==> flow/design.v <==
module regfile2(clk,read,write,read_port_1,read_port_2,write_port_1,in,out1,out2);
input clk,read,write;
input [2:0] read_port_1,read_port_2,write_port_1;
input [7:0] in;
output reg [7:0] out1,out2;
reg [7:0] k [7:0];
always @(posedge clk)
begin
if(read==1)
begin
	out1<=k[read_port_1];
	out2<=k[read_port_2];
end
else if(read==0 && write==1)
begin
	k[write_port_1]<=in;
	out1<='bx;
	out2<='bx;
end
else
begin
	out1<='bx;
	out2<='bx;
end
end
endmodule
[Step by step through the tools: regfile2]
The steps from the RTL of regfile2 to its reports follow in flow order.
Lines are those of the file above, counted from 1.
Cell names lack the library's common part.
The mark -- stands for no value.
Inputs
  design top: regfile2
  clock: clk
  standard-cell library: sky130hd
  timing corner: tt_025C_1v80

[Word level]
Source: Yosys, flattened and elaborated, memories not mapped. Widths are those after wreduce; folded enables and synchronous resets count as part of the registers. Registers that Yosys merges into a memory's read port (data or address) are not register bits. Print and check cells do not count. Equal cells are merged and count once.
Yosys's memory passes give these memory sizes; they may raise the number of words (mostly to a power of two), join words into wider ones and drop unused or constant bits.
Cells by class
  reductions and logical operators: 1
  mux-type cells: 6
  bitwise logic cells: 1
Operators by type and width (number)
  8-bit 2-to-1 mux: 2
  3-bit 2-to-1 mux: 2
  1-bit 2-to-1 mux: 2
  1-bit logical AND: 1
  1-bit inverter: 1
Storage and ports
  input bits: 20
  memory cells: 1
  output and inout bits: 16
  bits in writable memories: 64
  register bits after elaboration: 0
  clocked read ports x word width: 16
Memories
  k: depth 8, bits a word 8, read ports 2, write ports 1, line 6  | reg [7:0] k [7:0];

[Longest topological paths]
Depth = most cells in a row (Yosys ltp): at word level without a register or memory, in the mapped netlist without a sequential cell, where the memories' decode and read muxes count.
Logic depth
  word-level depth: 4
  ABC_AREA: 0
  mapped depth: 4

[After synthesis]
The flow's flattened synthesis, as Yosys stat reports it; memories are mapped. The netlist is that of the ABC_AREA named above (0 if unset); the other value can give another one.
Mapped netlist
  flip-flops: 80
  cell area after synthesis: 3404.5 um^2
  sequential area: 2242.2 um^2
  cells in the netlist: 151
  buffer cells: 10
Cells by type
  edfxtp_1: number 64, area in all 1.92E+03 um^2
  mux4_1: number 29, area in all 761.981 um^2
  dfxtp_1: number 16, area in all 320.307 um^2
  mux2_2: number 16, area in all 180.173 um^2
  mux4_2: number 3, area in all 67.565 um^2
  buf_12: number 2, area in all 40.038 um^2
  buf_6: number 2, area in all 22.522 um^2
  nor2_1: number 6, area in all 22.522 um^2
  nand2b_1: number 2, area in all 12.512 um^2
  buf_2: number 2, area in all 10.01 um^2
  nor3_1: number 2, area in all 10.01 um^2
  or3b_2: number 1, area in all 8.758 um^2
  buf_1: number 2, area in all 7.507 um^2
  clkbuf_1: number 2, area in all 7.507 um^2
  nand3b_1: number 1, area in all 7.507 um^2
  nand2_1: number 1, area in all 3.754 um^2

[Timing after synthesis]
Path of least setup slack by OpenSTA after synthesis, without wires, with an ideal clock, recovery checks aside; 20% of the period is set as input and as output delay. Where synthesis merged equal registers, the netlist keeps one of their names.
Timing after synthesis
  kind: input-to-reg
  start: input write_port_1[2]
  end: memory k[0][0]
  delay of the path: 1494 ps
  stages: 2
  arrival time: 1467 ps
  input delay: 356 ps
  path slack: -70 ps
  required time: 1397 ps
  path buffers: 0
  period: 1780 ps
  synthesis period reached: 1850 ps
"delay of the path" = arrival - input delay + setup time.
"stages" counts driving pins, that of a launching flip-flop among them; a cell with two outputs on the path counts twice.
"synthesis period reached" is the clock period less the worst setup slack; recovery checks do not enter. This is arithmetic on one report: input and output delays are still those of the set period (20% each).
The rows between start and end are the longest chain of elaborated cells between them; the timing report does not say that the signal goes this way. Where chains are equally long, one stands for them.
Each line given opens the expression or statement behind the cell; cells for indexed reads and writes are added by Yosys, which also makes memories of some case tables.
Between the ends, after synthesis
  path through: or3b_2 > nor3_1
  cells in the longest elaborated chain: 2
  elaborated cells on any way between the ends: 2
  source lines of those cells: 2
Ends and longest elaborated chain, after synthesis
  start, declared: line 3  | input [2:0] read_port_1,read_port_2,write_port_1;
  3-bit 2-to-1 mux: line 14  | else if(read==0 && write==1)
  3-bit 2-to-1 mux: line 9  | if(read==1)
  end, declared: line 6  | reg [7:0] k [7:0];

[Worst path after layout]
From the final timing report of run 1: the path of least setup slack in the routed layout; clock arrival at registers is part of the times.
The path's times are printed in steps of 10 ps; the period is the one set.
Timing post-layout
  kind: input-to-reg
  start: input write
  end: memory k[0][2]
  path slack: 40 ps
  path buffers: 2
  arrival time: 1630 ps
  stages: 4
  input delay: 320 ps
  required time: 1670 ps
  period: 1610 ps
The rows between start and end are the longest chain of elaborated cells between them; the timing report does not say that the signal goes this way. Where chains are equally long, one stands for them.
The path ends at the enable pin of a flip-flop; only ways to that pin are counted.
Between the ends, post-layout
  path through: clkdlybuf4s50_1 > or3b_4 > nor3_2 > buf_6
  cells in the longest elaborated chain: 3
  elaborated cells on any way between the ends: 5
  source lines of those cells: 2
Ends and longest elaborated chain, post-layout
  start, declared: line 2  | input clk,read,write;
  1-bit logical AND: line 14  | else if(read==0 && write==1)
  3-bit 2-to-1 mux: line 14
  3-bit 2-to-1 mux: line 9  | if(read==1)
  end, declared: line 6  | reg [7:0] k [7:0];

Subject: flow runs of regfile2

Hi,

Below are 2 stored runs of the flow (Yosys, OpenROAD; platform sky130hd) on regfile2, each with its settings and what was measured, unordered. Constraints: input delay and output delay 20% of the set period each, output load 0.01 pF.
"achieved period": clock period set for the run, less the worst setup slack. It is reckoned from that one timing run; input and output delays stay at 20% of the period that was set.
"power consumption": no workload was simulated; the value follows from the tool's default switching activity.

==> run 1: settings <==
{ "period_ns": 1.61, "CORE_UTILIZATION": 40, "PLACE_DENSITY_LB_ADDON": 0.02, "CORE_MARGIN": 2, "CELL_PAD_IN_SITES_GLOBAL_PLACEMENT": 2, "TNS_END_PERCENT": 10, "ABC_AREA": 0, "CTS_CLUSTER_SIZE": 65, "CAP_MARGIN": 15, "SLEW_MARGIN": 10, "MIN_ROUTING_LAYER": "met1" }
==> run 1: results <==
area of the die: 9265.0 um^2
standard-cell area of the final layout: 4277.9 um^2
worst setup slack after layout: 41 ps
chip area in the Yosys report: 3404.5 um^2
utilization of the finished layout: 52.1 %
achieved period: 1569 ps
power consumption: 4386 µW
worst hold slack: 667 ps

==> run 2: settings <==
{ "period_ns": 3.05, "CORE_UTILIZATION": 26, "CORE_MARGIN": 2, "CELL_PAD_IN_SITES_DETAIL_PLACEMENT": 0, "ABC_AREA": 1, "SLEW_MARGIN": 40, "MIN_ROUTING_LAYER": "met2", "CAP_MARGIN": 20 }
==> run 2: results <==
area of the die: 15921.4 um^2
standard-cell area of the final layout: 4603.2 um^2
worst setup slack after layout: 1006 ps
chip area in the Yosys report: 3881.2 um^2
utilization of the finished layout: 31.7 %
achieved period: 2044 ps
power consumption: 2596 µW
worst hold slack: 680 ps

Regards
