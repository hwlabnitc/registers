==> flow/design.v <==
module reg_file(input clk, rst, input [1:0] rw1w2, input [2:0] write_add_1, input [2:0]
write_add_2, input [2:0] read_add, input [7:0] write_data_1, input [7:0] write_data_2, output
reg [7:0] read_data);
 parameter WIDTH=8;
 reg [WIDTH-1:0] block[WIDTH-1:0];
 always@(posedge clk) begin
 if(rst==0) begin
 read_data <= 0;
 end
 else if(rw1w2 == 0) begin  
 read_data <= block[read_add];
 end
 else if(rw1w2 == 1) begin  
 block[write_add_1] <= write_data_1;
 end
 else if(rw1w2 == 2) begin  
 block[write_add_2] <= write_data_2;
 end
 else begin
 if (write_add_1 == write_add_2) block[write_add_1] <= write_data_1;
 else begin
 block[write_add_1] <= write_data_1;
 block[write_add_2] <= write_data_2;
 end
 end
 end
 endmodule
# ---- Tool chain data of reg_file
# The steps from the RTL of reg_file to its reports follow in flow order.
# Line numbers count from 1 in the design file above.
# Library cell names are shortened.
# Not given: --
dict set report design {
  top {reg_file}
  clock_port {clk}
  lib {sky130hd}
  corner {tt_025C_1v80}
}

# ---- Elaborated design
# Counts by Yosys on the flattened word-level netlist (proc, flatten, opt, wreduce; memories kept). Register bits leave out memories and registers merged into their read ports (data or address); mux counts leave out enables and synchronous resets folded into registers. Print and check cells are left out. Cells with the same type and inputs are merged into one.
# Memory sizes are those after Yosys's memory passes, which may raise the word count (mostly to a power of two), join words into wider ones and drop unused or constant bits.
dict set report word_totals {
  register_bits 0
  ram_bits 64
  clocked_rd_ports_x_width 8
  n_memories 1
  out_inout_bits 8
}
# name size width rd write_ports line
set mem_list {}
lappend mem_list {block 8 8 1 2 5} ;# reg [WIDTH-1:0] block[WIDTH-1:0];
dict set report classes {
  equal 3
  mux 42
  n_logic 3
  n_reduce_logical 2
}
# operator count
set ops {}
lappend ops {{two-way mux 8 bit} 25}
lappend ops {{two-way mux 1 bit} 17}
lappend ops {{bitwise OR 1 bit} 3}
lappend ops {{== test 3 bit} 1}
lappend ops {{== test 2 x 1 -> 1 bit with constant B} 1}
lappend ops {{== test 2 bit with constant B} 1}
lappend ops {{zero test 2 bit} 1}
lappend ops {{zero test 1 bit} 1}

# ---- Longest topological paths
# Yosys ltp: most cells in a row. Word level: on the elaborated netlist, between registers, memories and ports. Mapped: between sequential cells and ports; inverters and the memories' decode and read muxes count.
dict set report logic_depth {
  word_depth 8
  abc_area 0
  depth_mapped 5
}

# ---- Mapped cells and area
# Source: synth_stat.txt of the flow (Yosys; design flattened, memories mapped). It holds for the ABC_AREA given above (unset counts as 0); a run with the other value may have another netlist.
# cell count
set by_type {}
lappend by_type {edfxtp_1 64}
lappend by_type {mux2_2 64}
lappend by_type {mux4_2 16}
lappend by_type {dfxtp_1 8}
lappend by_type {o21ai_0 14}
lappend by_type {o22ai_1 8}
lappend by_type {nand4_4 2}
lappend by_type {nand2_2 6}
lappend by_type {nor2_1 10}
lappend by_type {a41oi_2 2}
lappend by_type {xnor2_1 3}
lappend by_type {nand2b_1 3}
lappend by_type {buf_2 3}
lappend by_type {clkbuf_1 4}
lappend by_type {nand2_1 4}
lappend by_type {o31ai_1 2}
lappend by_type {and3b_1 1}
lappend by_type {nand3b_1 1}
# Not listed: further types 4, cells in them 4.
dict set report mapped {
  stdcells 219
  area_um2 3578.4
  sequential_area_um2 2082.0
  ff_cells 72
  n_buf 8
}

# ---- Worst setup path after synthesis
# Source: OpenSTA report_checks on the synthesized netlist (no wires, ideal clock, input and output delay 20% of the period each), path of least setup slack; recovery checks are left aside. Register names are those of the netlist, which keeps one name where synthesis merged equal registers.
dict set report synth_timing {
  path_kind {input-to-reg}
  from {in write_add_2[2]}
  to {mem block[7][0]}
  period_ns 2.91
  setup_ns 0.384
  t_first_pin_ns 0.582
  arrival_time_ns 1.804
  t_required_ns 2.526
  slack_ns 0.722
  path_delay_ns 1.606
  path_stages 5
  n_path_buf 1
  period_less_setup_slack_ns 2.188
}
# "path_delay_ns" = arrival - input delay + setup time.
# "path_stages": output pins that drive a net of the path, with the launching flip-flop's if there is one; two outputs of one cell count as two.
# "period_less_setup_slack_ns" = period - worst setup slack (recovery checks aside). The figure is calculated, with input and output delays left at 20% of the set period.
# The rows between start and end are the longest chain of elaborated cells between them; the timing report does not say that the signal goes this way. Where chains are equally long, one stands for them.
# Each line given opens the expression or statement behind the cell; cells for indexed reads and writes are added by Yosys, which also makes memories of some case tables.
# The path ends at the enable pin of a flip-flop; only ways to that pin are counted.
dict set report synth_via {
  cell_sequence {clkbuf_2 > xnor2_1 > a41oi_2 > nand4_4 > o21ai_0}
  elab_chain_len 8
}
# element line
set synth_lines {}
lappend synth_lines {{start, declared} 2} ;# write_add_2, input [2:0] read_add, input [7:0] write_data_1, input [7:0] write_data_2, output
lappend synth_lines {{== test 3 bit} 20} ;# if (write_add_1 == write_add_2) block[write_add_1] <= write_data_1;
lappend synth_lines {{two-way mux 1 bit} 20}
lappend synth_lines {{two-way mux 1 bit} 16} ;# else if(rw1w2 == 2) begin
lappend synth_lines {{two-way mux 1 bit} 13} ;# else if(rw1w2 == 1) begin
lappend synth_lines {{two-way mux 1 bit} 10} ;# else if(rw1w2 == 0) begin
lappend synth_lines {{two-way mux 1 bit} 7} ;# if(rst==0) begin
lappend synth_lines {{bitwise OR 1 bit x2} --}
lappend synth_lines {{end, declared} 5} ;# reg [WIDTH-1:0] block[WIDTH-1:0];

# ---- Path in the finished layout
# Path of least setup slack in the final report of flow run 1 (OpenROAD, finished layout, wires in). Where an end is a register, its clock arrival counts in the times.
dict set report layout_timing {
  path_kind {input-to-reg}
  from {in write_add_1[1]}
  to {mem block[4][6]}
  period_ns 3.7
  setup_ns 0.28
  t_first_pin_ns 0.74
  arrival_time_ns 2.95
  t_required_ns 3.76
  slack_ns 0.80
  path_stages 6
  n_path_buf 2
}
# The rows between start and end are the longest chain of elaborated cells between them; the timing report does not say that the signal goes this way. Where chains are equally long, one stands for them.
# The path ends at the enable pin of a flip-flop; only ways to that pin are counted.
dict set report layout_via {
  cell_sequence {clkdlybuf4s50_1 > xnor2_1 > a41oi_2 > nand2_2 > o21ai_1 > buf_4}
  elab_chain_len 8
}
# element line
set layout_lines {}
lappend layout_lines {{start, declared} 1} ;# module reg_file(input clk, rst, input [1:0] rw1w2, input [2:0] write_add_1, input [2:0]
lappend layout_lines {{== test 3 bit} 20} ;# if (write_add_1 == write_add_2) block[write_add_1] <= write_data_1;
lappend layout_lines {{two-way mux 1 bit} 20}
lappend layout_lines {{two-way mux 1 bit} 16} ;# else if(rw1w2 == 2) begin
lappend layout_lines {{two-way mux 1 bit} 13} ;# else if(rw1w2 == 1) begin
lappend layout_lines {{two-way mux 1 bit} 10} ;# else if(rw1w2 == 0) begin
lappend layout_lines {{two-way mux 1 bit} 7} ;# if(rst==0) begin
lappend layout_lines {{bitwise OR 1 bit x2} --}
lappend layout_lines {{end, declared} 5} ;# reg [WIDTH-1:0] block[WIDTH-1:0];

; Design reg_file on sky130hd. What follows are 2 stored runs of the flow, each under its own settings; their order means nothing. The constraints put input and output delay at 20% of the set period each and load the outputs with 0.01 pF.
; "timing.achieved_period_ns" = clock period - worst setup slack. The figure is calculated, with input and output delays left at 20% of the set period.
; "worst_path_ns" = time allowed to the worst setup path (clock period - input delay - output delay, where it has them) - its slack; a late launch clock adds to it, a late capture clock takes from it.
; "total_power_mw" rests on the timing tool's default activity at the inputs, not on a simulated workload.

[flow run 1: settings]
period_ns = 3.7
CORE_UTILIZATION = 47
SETUP_SLACK_MARGIN = 0.09
PLACE_DENSITY_LB_ADDON = 0.08
GPL_TIMING_DRIVEN = 0
CTS_CLUSTER_SIZE = 66
CTS_CLUSTER_DIAMETER = 195
MIN_ROUTING_LAYER = met1
CAP_MARGIN = 20
CORE_MARGIN = 2
SLEW_MARGIN = 20
[flow run 1: results]
final_cell_area_um2 = 4337.9
timing.achieved_period_ns = 2.899
worst_setup_slack_ns = 0.801
final_die_area_um2 = 8327.5
post_route_util_pct = 59.2
worst_path_ns = 2.16
worst_path_kind = input-to-reg
hold_worst_slack_ns = 0.521
setupTns_ns = 0.000
yosys.chip_area_um2 = 3578.4
total_power_mw = 1.896

[flow run 2: settings]
period_ns = 1.29
CORE_UTILIZATION = 39
SETUP_SLACK_MARGIN = 0.17
PLACE_DENSITY_LB_ADDON = 0.07
CORE_ASPECT_RATIO = 0.98
CORE_MARGIN = 6
CTS_CLUSTER_SIZE = 48
CTS_CLUSTER_DIAMETER = 309
MIN_ROUTING_LAYER = met2
MAX_ROUTING_LAYER = met5
CAP_MARGIN = 20
SLEW_MARGIN = 20
[flow run 2: results]
final_cell_area_um2 = 5510.3
timing.achieved_period_ns = 1.510
worst_setup_slack_ns = -0.220
final_die_area_um2 = 11618.3
post_route_util_pct = 62.0
worst_path_ns = 1.25
worst_path_kind = input-to-reg
hold_worst_slack_ns = 0.368
setupTns_ns = -16.121
yosys.chip_area_um2 = 3578.4
total_power_mw = 5.889
